==> flow/design.v <==
`timescale 1ns/100ps
`timescale 1ns/100ps
`timescale 1ns/100ps
`timescale 1ns/100ps
`timescale 1ns/100ps
`timescale 1ns/100ps
module filter (
	input wire clk,
	input wire rst_n,
	input wire fc_valid,
	input wire [7:0] working_pixel,
	input signed [7:0] fc,
	input wire start,
	output reg [7:0] out_pixel,
	output reg out_valid,
	output reg [15:0] addr,
	output wire wen,
	output reg en,
	output wire [7:0] d
);
	wire signed [8:0] calc_pixel = {1'b0, working_pixel};
	parameter IDLE   = 3'b000;
	parameter READfc = 3'b001;
	parameter CALC   = 3'b010;
	parameter WAIT   = 3'b011;
	parameter OUTPUT = 3'b100;
	parameter PIXELCOUNT = 16'd65535;
	integer i, j;
	reg START, FC_valid, next_out_valid;
	reg [2:0] state, next_state;
	reg [2:0] fc_i, fc_j, next_fc_i, next_fc_j;
	reg [4:0] calc_count, next_calc_count;
	reg [7:0] pixel_i, pixel_j, next_pixel_i, next_pixel_j, next_outPixel;
	reg [15:0] pixel_count, next_pixel_count;
	reg [15:0] next_addr;
	reg signed [7:0] temp_fc, next_temp_fc;
	reg signed [7:0] FC[0:4][0:4];
	reg signed [7:0] next_FC[0:4][0:4];
	reg signed [15:0] temp_pixel, next_temp_pixel;
	reg signed [10:0] padded_i, padded_j, next_padded_i, next_padded_j;
	reg signed [10:0] ibound, jbound, next_ibound, next_jbound;
	assign wen = 1'b1;
	assign d = 8'd0;
	always @(posedge clk) begin
		en = 1;
		if( !rst_n ) begin
			START = 1'b0;
			FC_valid = 1'b0;
			state = IDLE;
			for(i=0; i<5; i=i+1) begin
				for(j=0; j<5; j=j+1) begin
					FC[i][j] = 8'd0;
				end
			end
			fc_i = 3'd0;
			fc_j = 3'd0;
			pixel_i = 8'd0;
			pixel_j = 8'd0;
			padded_i = -2;
			padded_j = -2;
			ibound = 11'd0;
			jbound = 11'd0;
			calc_count = 5'd0;
			out_pixel = 8'd0;
			out_valid = 1'b0;
			pixel_count = 16'd0;
			addr = 16'd0;
			temp_pixel = $signed(0);
			temp_fc = 4'd0;
		end else begin
			START = start;
			FC_valid = fc_valid;
			state = next_state;
			for(i=0; i<5; i=i+1) begin
				for(j=0; j<5; j=j+1) begin
					FC[i][j] = next_FC[i][j];
				end
			end
			fc_i = next_fc_i;
			fc_j = next_fc_j;
			pixel_i = next_pixel_i;
			pixel_j = next_pixel_j;
			padded_i = next_padded_i;
			padded_j = next_padded_j;
			ibound = next_ibound;
			jbound = next_jbound;
			calc_count = next_calc_count;
			out_pixel = next_outPixel;
			out_valid = next_out_valid;
			pixel_count = next_pixel_count;
			addr = next_addr;
			temp_pixel = next_temp_pixel;
			temp_fc = next_temp_fc;
		end
	end
	always @(*) begin
		next_fc_i = 8'd0;
		next_fc_j = 8'd0;
		next_pixel_i = 8'd0;
		next_pixel_j = 8'd0;
		next_padded_i = -2;
		next_padded_j = -2;
		next_ibound = -2;
		next_jbound = -2;
		next_calc_count = 5'd0;
		next_outPixel = 10'd0;
		next_pixel_count = 16'd0;
		next_addr = 16'd0;	
		next_temp_pixel = $signed(0);
		next_temp_fc = 4'd0;
		next_state = IDLE;
		next_out_valid = 1'b0;
		for(i=0; i<5; i=i+1) begin
			for(j=0; j<5; j=j+1) begin
				next_FC[i][j] = FC[i][j];
			end
		end
		case (state)
			IDLE: begin
				next_fc_i = 8'd0;
				next_fc_j = 8'd0;
				next_pixel_i = 8'd0;
				next_pixel_j = 8'd0;
				next_padded_i = -2;
				next_padded_j = -2;
				next_ibound = -2;
				next_jbound = -2;
				next_calc_count = 5'd0;
				next_outPixel = 10'd0;
				next_pixel_count = 16'd0;
				next_addr = 16'd0;	
				next_temp_pixel = $signed(0);
				next_temp_fc = 4'd0;
				next_out_valid = 1'b0;
				for(i=0; i<5; i=i+1) begin
					for(j=0; j<5; j=j+1) begin
						next_FC[i][j] = FC[i][j];
					end
				end
				if(START) begin
					next_state = READfc;
				end else begin
					next_state = IDLE;
				end
			end
			READfc: begin
				next_pixel_i = 8'd0;
				next_pixel_j = 8'd0;
				next_padded_i = -2;
				next_padded_j = -2;
				next_ibound = -2;
				next_jbound = -2;
				next_calc_count = 5'd0;
				next_outPixel = 10'd0;
				next_pixel_count = 16'd0;
				next_addr = 16'd0;	
				next_temp_pixel = $signed(0);
				next_out_valid = 1'b0;
				for(i=0; i<5; i=i+1) begin
					for(j=0; j<5; j=j+1) begin
						if(i==fc_i && j==fc_j)begin
							next_FC[i][j] = temp_fc;
						end else begin
							next_FC[i][j] = FC[i][j];
						end
					end
				end
				if(FC_valid && START) begin
					if( fc_i >= 3'd4 && fc_j >= 3'd4 ) begin
						next_fc_i = 3'd0;
						next_fc_j = 3'd0;
					end else if( fc_j >= 3'd4 ) begin
						next_fc_i = fc_i + 3'd1;
						next_fc_j = 3'd0;
					end else begin
						next_fc_i = fc_i;
						next_fc_j = fc_j + 3'd1;
					end
					next_state = READfc;
					next_temp_fc = fc;
				end else begin
					next_fc_i = 3'd0;
					next_fc_j = 3'd0;
					next_temp_fc = 4'd0;
					next_state = CALC;
				end
			end
			CALC: begin
				next_addr = addr;	
				next_temp_fc = 4'd0;
				next_out_valid = 1'b0;
				for(i=0; i<5; i=i+1) begin
					for(j=0; j<5; j=j+1) begin
						next_FC[i][j] = FC[i][j];
					end
				end
				next_fc_i = fc_i;
				next_fc_j = fc_j;
				next_pixel_i = pixel_i;
				next_pixel_j = pixel_j;
				next_padded_i = padded_i;
				next_padded_j = padded_j;
				next_ibound = ibound;
				next_jbound = jbound;
				next_outPixel = 8'd0;
				next_pixel_count = pixel_count;
				next_calc_count = calc_count + 5'd1;
				next_state = CALC;
				next_temp_pixel = $signed(0);
				if(padded_i<$signed(0) || padded_j<$signed(0) || padded_i>$signed(255) || padded_j>$signed(255)) begin
					next_addr = 15'd0;
				end else begin
					next_addr = (padded_i << 8 ) + padded_j;
				end
				if( padded_i >= $signed(pixel_i + 10'd2) && padded_j >= $signed(pixel_j + 10'd2) ) begin
					next_padded_i = padded_i;
					next_padded_j = padded_j;
				end else if( padded_j >= $signed(pixel_j + 10'd2) ) begin
					next_padded_i = padded_i + 8'd1;
					next_padded_j = pixel_j - $signed(10'd2);
				end else begin
					next_padded_i = padded_i;
					next_padded_j = padded_j + $signed(10'd1);
				end
				if(calc_count < 5'd2) begin
					next_temp_pixel = $signed(0);
					next_ibound = ibound;
					next_jbound = jbound;
				end else begin
					if( ibound < $signed(0) || jbound < $signed(0) || ibound > $signed(255) || jbound > $signed(255)) begin
						next_temp_pixel = temp_pixel;
					end else begin
						next_temp_pixel = temp_pixel + calc_pixel * FC[fc_i][fc_j];
					end
					if( ibound >= $signed(pixel_i + 2) && jbound >= $signed(pixel_j + 2) ) begin
						next_ibound = ibound;
						next_jbound = jbound;
					end else if( jbound >= $signed(pixel_j + 2) ) begin
						next_ibound = ibound + $signed(10'd1);
						next_jbound = pixel_j - $signed(10'd2);
					end else begin
						next_ibound = ibound;
						next_jbound = jbound + $signed(10'd1);
					end
					if( fc_i >= 3'd4 && fc_j >= 3'd4 ) begin
						next_fc_i = 3'd0;
						next_fc_j = 3'd0;
						next_state = OUTPUT;
					end else if( fc_j >= 3'd4 ) begin
						next_fc_i = fc_i + 3'd1;
						next_fc_j = 3'd0;
					end else begin
						next_fc_i = fc_i;
						next_fc_j = fc_j + 3'd1;
					end
				end
			end
			WAIT: begin
				next_out_valid = 1'b1;
				next_calc_count = 5'd0;
				next_addr = 16'd0;	
				next_temp_fc = 4'd0;
				for(i=0; i<5; i=i+1) begin
					for(j=0; j<5; j=j+1) begin
						next_FC[i][j] = FC[i][j];
					end
				end
				next_temp_pixel = temp_pixel;
				next_outPixel = out_pixel;
				next_pixel_count = pixel_count + 16'd1;
				next_fc_i = 3'd0;
				next_fc_j = 3'd0;
				next_pixel_i = pixel_i;
				next_pixel_j = pixel_j;
				next_padded_i = padded_i;
				next_padded_j = padded_j;
				next_ibound = ibound;
				next_jbound = jbound;
				next_state = CALC;
			end
			OUTPUT: begin
				next_calc_count = 5'd0;
				next_addr = 16'd0;	
				next_temp_fc = 4'd0;
				for(i=0; i<5; i=i+1) begin
					for(j=0; j<5; j=j+1) begin
						next_FC[i][j] = FC[i][j];
					end
				end
				next_fc_i = 3'd0;
				next_fc_j = 3'd0;
				next_temp_pixel = temp_pixel;
				next_outPixel = out_pixel;
				next_pixel_count = pixel_count + 16'd1;
				if(pixel_count > PIXELCOUNT) begin
					next_out_valid = 1'b0;
					next_state = IDLE;
				end else begin
					next_out_valid = 1'b0;
					next_state = WAIT;
					if(temp_pixel > $signed(255))begin
						next_outPixel = 255;
					end else if(temp_pixel < $signed(0))begin
						next_outPixel = 0;
					end else begin
						next_outPixel = temp_pixel;
					end
					if( pixel_i >= 8'd255 && pixel_j >= 8'd255 ) begin
						next_pixel_i = 8'd0;
						next_pixel_j = 8'd0;
						next_padded_i = -2;
						next_padded_j = -2;
						next_ibound = -2;
						next_jbound = -2;
					end else if( pixel_j >= 8'd255 ) begin
						next_pixel_i = pixel_i + 8'd1;
						next_pixel_j = 8'd0;
						next_padded_i = pixel_i + 8'd1 - 2;
						next_padded_j = -2;
						next_ibound = pixel_i + 8'd1 - 2;
						next_jbound = -2;
					end else begin
						next_pixel_i = pixel_i;
						next_pixel_j = pixel_j + 8'd1;
						next_padded_i = pixel_i - 2;
						next_padded_j = pixel_j + 8'd1 - 2;
						next_ibound = pixel_i - 2;
						next_jbound = pixel_j + 8'd1 - 2;
					end
				end
			end
		endcase
	end
endmodule
# == Reports on filter ==
# The steps from the RTL of filter to its reports follow in flow order.
# Lines are those of the file above, counted from 1.
# Operators carry their Yosys type and port widths (W data, S select, Z words).
# The mark n/a stands for no value.
# inputs
top,filter
clk_port,clk
library,sky130hd
lib_corner,tt_025C_1v80

# == Elaborated design ==
# Counts by Yosys on the flattened word-level netlist (proc, flatten, opt, wreduce). Print and check cells are left out.
# bits
register_bits,341
latchBits,0
ram_bits,0
mem_bits_ro,0
clocked_rd_ports_x_width,0
memories,0
# op_classes
add_sub_neg,23
mul,2
div,0
compare,20
n_eq,44
shift,0
mux,57
logic,5
reduce_and_logical,77
# ops
cell,n
$pmux W8 S25,1
$mux W11,16
$pmux W11 S3,4
$mul A9 B8 Y16,1
$mux W8,12
$pmux W16 S2,2
$reduce_and A2 Y1,30
$pmux W8 S2,3
$eq A5 B5 Y1 const B,9
$lt A11 B1 Y1 const B,4
$ge A11 B10 Y1,4
$gt A11 B9 Y1 const B,4
$eq A5 B4 Y1 const B,8
$add A8 B2 Y9 const B,4
$add A11 B2 Y11 const B,3
$mux W16,2
$logic_and A1 B1 Y1,30
$mux W3,10
$eq A5 B3 Y1 const B,4
$sub A9 B2 Y10 const B,2
$add A8 B1 Y9 const B,2
$sub A8 B2 Y9 const B,2
$add A16 B1 Y16 const B,1
$lt A16 B1 Y1 const B,1
$add A16 B11 Y16,1
$add A16 B16 Y16,1
$gt A16 B16 Y1 const B,1
$gt A16 B9 Y1 const B,1
# Other operator kinds: 32; their cells: 65.

# == Longest topological paths ==
# Depth = most cells in a row (Yosys ltp): at word level without a register or memory, in the mapped netlist without a sequential cell, where the memories' decode and read muxes count.
# depth
ltp_word,12
ABC_AREA,0
depth_mapped,32

# == Mapped cells and area ==
# Source: synth_stat.txt of the flow (Yosys; design flattened, memories mapped). It holds for the ABC_AREA given above (unset counts as 0); a run with the other value may have another netlist.
# The area totals of this step are shown rounded.
# by_type
type,n
sky130_fd_sc_hd__dfxtp_1,327
sky130_fd_sc_hd__ha_1,121
sky130_fd_sc_hd__mux2i_1,129
sky130_fd_sc_hd__nand2_1,304
sky130_fd_sc_hd__fa_1,53
sky130_fd_sc_hd__a21oi_1,197
sky130_fd_sc_hd__nor2_1,244
sky130_fd_sc_hd__o21ai_0,124
sky130_fd_sc_hd__inv_1,114
sky130_fd_sc_hd__clkbuf_1,101
sky130_fd_sc_hd__nand3_1,68
sky130_fd_sc_hd__xnor2_1,34
sky130_fd_sc_hd__and2_1,38
sky130_fd_sc_hd__xor2_1,27
sky130_fd_sc_hd__nand4_1,33
sky130_fd_sc_hd__a31oi_1,31
sky130_fd_sc_hd__nor2b_1,31
sky130_fd_sc_hd__and3_1,30
# Other cell types: 59; their cells: 351.
# mapped
stdcells,2357
yosys_area_um2,19000
sequential_area_um2,6500
ff_cells,327
buffers,149

# == Timing after synthesis ==
# Source: OpenSTA report_checks on the synthesized netlist (no wires, ideal clock, input and output delay 20% of the period each), path of least setup slack; recovery checks are left aside. Register names are those of the netlist, which keeps one name where synthesis merged equal registers.
# synth_timing
path_kind,reg-to-reg
startpoint,register fc_i[0]
endpoint,register temp_pixel[15]
period_ps,12200
launch_ps,0
t_arrival_ps,7406
slack_ps,4663
delay_ps,7537
stages,30
period_less_setup_slack_ps,7537
# "delay_ps" = arrival - input delay + setup time.
# "stages" counts driving pins, that of a launching flip-flop among them; a cell with two outputs on the path counts twice.
# "period_less_setup_slack_ps" = period - worst setup slack (recovery checks aside). The figure is calculated, with input and output delays left at 20% of the set period.
# The rows between start and end are the longest chain of elaborated cells between them; the timing report does not say that the signal goes this way. Where chains are equally long, one stands for them.
# A line is the first line of the expression or statement that the cell stems from. Yosys adds cells for indexed reads and writes and turns some case tables into memories.
# synth_between
cell_sequence,sky130_fd_sc_hd__dfxtp_1 sky130_fd_sc_hd__ha_1 sky130_fd_sc_hd__ha_1 sky130_fd_sc_hd__fa_1 sky130_fd_sc_hd__buf_2 sky130_fd_sc_hd__buf_2 sky130_fd_sc_hd__buf_1 sky130_fd_sc_hd__a21oi_1 sky130_fd_sc_hd__a311o_1 sky130_fd_sc_hd__a222oi_1 sky130_fd_sc_hd__nand3_1 sky130_fd_sc_hd__and2_1 sky130_fd_sc_hd__fa_1 sky130_fd_sc_hd__inv_1 sky130_fd_sc_hd__fa_1 sky130_fd_sc_hd__inv_1 sky130_fd_sc_hd__fa_1 sky130_fd_sc_hd__fa_1 sky130_fd_sc_hd__inv_1 sky130_fd_sc_hd__fa_1 sky130_fd_sc_hd__inv_1 sky130_fd_sc_hd__ha_1 sky130_fd_sc_hd__nand3_1 sky130_fd_sc_hd__o211ai_1 sky130_fd_sc_hd__a21oi_1 sky130_fd_sc_hd__a21oi_1 sky130_fd_sc_hd__xnor2_1 sky130_fd_sc_hd__xnor2_1 sky130_fd_sc_hd__a32oi_1 sky130_fd_sc_hd__o31ai_1
elab_chain_len,12
cells_between,36
lines_between,4
classes_between,2 x add/sub; 2 x mul; 24 x eq/ne; 7 x mux; 1 x reduce/logical
# synth_lines
item,line_no,rtl
"start, declared",31,"reg [2:0] fc_i, fc_j, next_fc_i, next_fc_j;"
"start, assigned",55,fc_i = 3'd0;
"start, assigned",79,fc_i = next_fc_i;
$mul A3 B3 Y5,233,next_temp_pixel = temp_pixel + calc_pixel * FC[fc_i][fc_j];
$add A5 B3 Y5,233,
$eq A5 B5 Y1,233,
$pmux W8 S25,233,
$mux W8,230,if( ibound < $signed(0) || jbound < $signed(0) || ibound > $signed(255) || jbound > $signed(255)) begin
$mux W8,225,if(calc_count < 5'd2) begin
$mux W8,118,case (state)
$mul A9 B8 Y16,233,
$add A16 B16 Y16,233,
$mux W16,230,
$mux W16,225,
$pmux W16 S2,118,
"end, assigned",68,temp_pixel = $signed(0);
"end, assigned",92,temp_pixel = next_temp_pixel;
"end, declared",39,"reg signed [15:0] temp_pixel, next_temp_pixel;"

# == Path in the finished layout ==
# Path of least setup slack in the final report of run 2 (OpenROAD, finished layout, wires in). Where an end is a register, its clock arrival counts in the times.
# The report prints the path's times to 10 ps; the period is as set.
# layout_timing
path_kind,reg-to-reg
startpoint,register fc_i[0]
endpoint,register temp_pixel[15]
period_ps,6390
launch_ps,540
t_arrival_ps,7760
slack_ps,-920
stages,35
# The rows between start and end are the longest chain of elaborated cells between them; the timing report does not say that the signal goes this way. Where chains are equally long, one stands for them.
# layout_between
cell_sequence,sky130_fd_sc_hd__dfxtp_4 sky130_fd_sc_hd__ha_4 sky130_fd_sc_hd__ha_4 sky130_fd_sc_hd__ha_4 sky130_fd_sc_hd__a21o_1 sky130_fd_sc_hd__a21oi_4 sky130_fd_sc_hd__buf_12 sky130_fd_sc_hd__xor2_4 sky130_fd_sc_hd__buf_6 sky130_fd_sc_hd__buf_4 sky130_fd_sc_hd__mux2i_4 sky130_fd_sc_hd__a22oi_2 sky130_fd_sc_hd__and3_1 sky130_fd_sc_hd__nand4_1 sky130_fd_sc_hd__buf_4 sky130_fd_sc_hd__nand2_1 sky130_fd_sc_hd__fa_1 sky130_fd_sc_hd__inv_1 sky130_fd_sc_hd__fa_1 sky130_fd_sc_hd__inv_1 sky130_fd_sc_hd__fa_1 sky130_fd_sc_hd__inv_1 sky130_fd_sc_hd__fa_1 sky130_fd_sc_hd__inv_1 sky130_fd_sc_hd__fa_1 sky130_fd_sc_hd__inv_2 sky130_fd_sc_hd__ha_4 sky130_fd_sc_hd__nand3_1 sky130_fd_sc_hd__o211ai_1 sky130_fd_sc_hd__a21oi_2 sky130_fd_sc_hd__a21oi_2 sky130_fd_sc_hd__xnor2_2 sky130_fd_sc_hd__buf_4 sky130_fd_sc_hd__xor2_1 sky130_fd_sc_hd__o31ai_1
elab_chain_len,12
cells_between,36
lines_between,4
classes_between,2 x add/sub; 2 x mul; 24 x eq/ne; 7 x mux; 1 x reduce/logical
# layout_lines
item,line_no,rtl
"start, declared",31,"reg [2:0] fc_i, fc_j, next_fc_i, next_fc_j;"
"start, assigned",55,fc_i = 3'd0;
"start, assigned",79,fc_i = next_fc_i;
$mul A3 B3 Y5,233,next_temp_pixel = temp_pixel + calc_pixel * FC[fc_i][fc_j];
$add A5 B3 Y5,233,
$eq A5 B5 Y1,233,
$pmux W8 S25,233,
$mux W8,230,if( ibound < $signed(0) || jbound < $signed(0) || ibound > $signed(255) || jbound > $signed(255)) begin
$mux W8,225,if(calc_count < 5'd2) begin
$mux W8,118,case (state)
$mul A9 B8 Y16,233,
$add A16 B16 Y16,233,
$mux W16,230,
$mux W16,225,
$pmux W16 S2,118,
"end, assigned",68,temp_pixel = $signed(0);
"end, assigned",92,temp_pixel = next_temp_pixel;
"end, declared",39,"reg signed [15:0] temp_pixel, next_temp_pixel;"

# Module filter, platform sky130hd: 2 stored runs of the flow (Yosys, OpenROAD) with differing settings, in no particular order. Input and output delays are each 20% of the period that was set; the output load is 0.01 pF.
# "period_less_ws_ps" = clock period - worst setup slack. The figure is calculated, with input and output delays left at 20% of the set period.
# "worst_path_ps" is the time allowed to the run's worst setup path (the clock period less input and output delay, where it has them) less its slack. Clock arrival times count: a late capture clock shortens it, a late launch clock lengthens it.
# "power_total_uw": no workload was simulated; the value follows from the tool's default switching activity.
# "worst_path_ps" is given in steps of 10 ps.
# Values from the reports are rounded here.
# Among the settings, n/a means not set for that run.
# A result given as n/a is not shown for that run.
run,period_ns,CORE_UTILIZATION,SETUP_SLACK_MARGIN,PLACE_DENSITY_LB_ADDON,CELL_PAD_IN_SITES_GLOBAL_PLACEMENT,CELL_PAD_IN_SITES_DETAIL_PLACEMENT,ABC_AREA,GPL_TIMING_DRIVEN,GPL_ROUTABILITY_DRIVEN,CTS_CLUSTER_SIZE,MAX_ROUTING_LAYER,CAP_MARGIN,CORE_MARGIN,SLEW_MARGIN,TNS_END_PERCENT,CTS_CLUSTER_DIAMETER,fin_ws_ps,synth_area_um2,setupTns_ps,power_total_uw,period_less_ws_ps,util_pct,worst_path_ps,critical_path_type,ws_hold_ps,die_footprint_um2,final_cell_area_um2
run 1,5.47,65,0.55,0.19,0,2,1,1,1,24,met5,20,2,20,n/a,n/a,n/a,n/a,n/a,n/a,n/a,n/a,n/a,n/a,n/a,n/a,n/a
run 2,6.39,55,n/a,0.29,n/a,n/a,n/a,1,n/a,21,met4,20,2,20,20,173,-920,19000,-6500,3600,7313,64,7310,reg-to-reg,450,37000,22000
# Run 1: not finished: placement ended with error DPL-0033
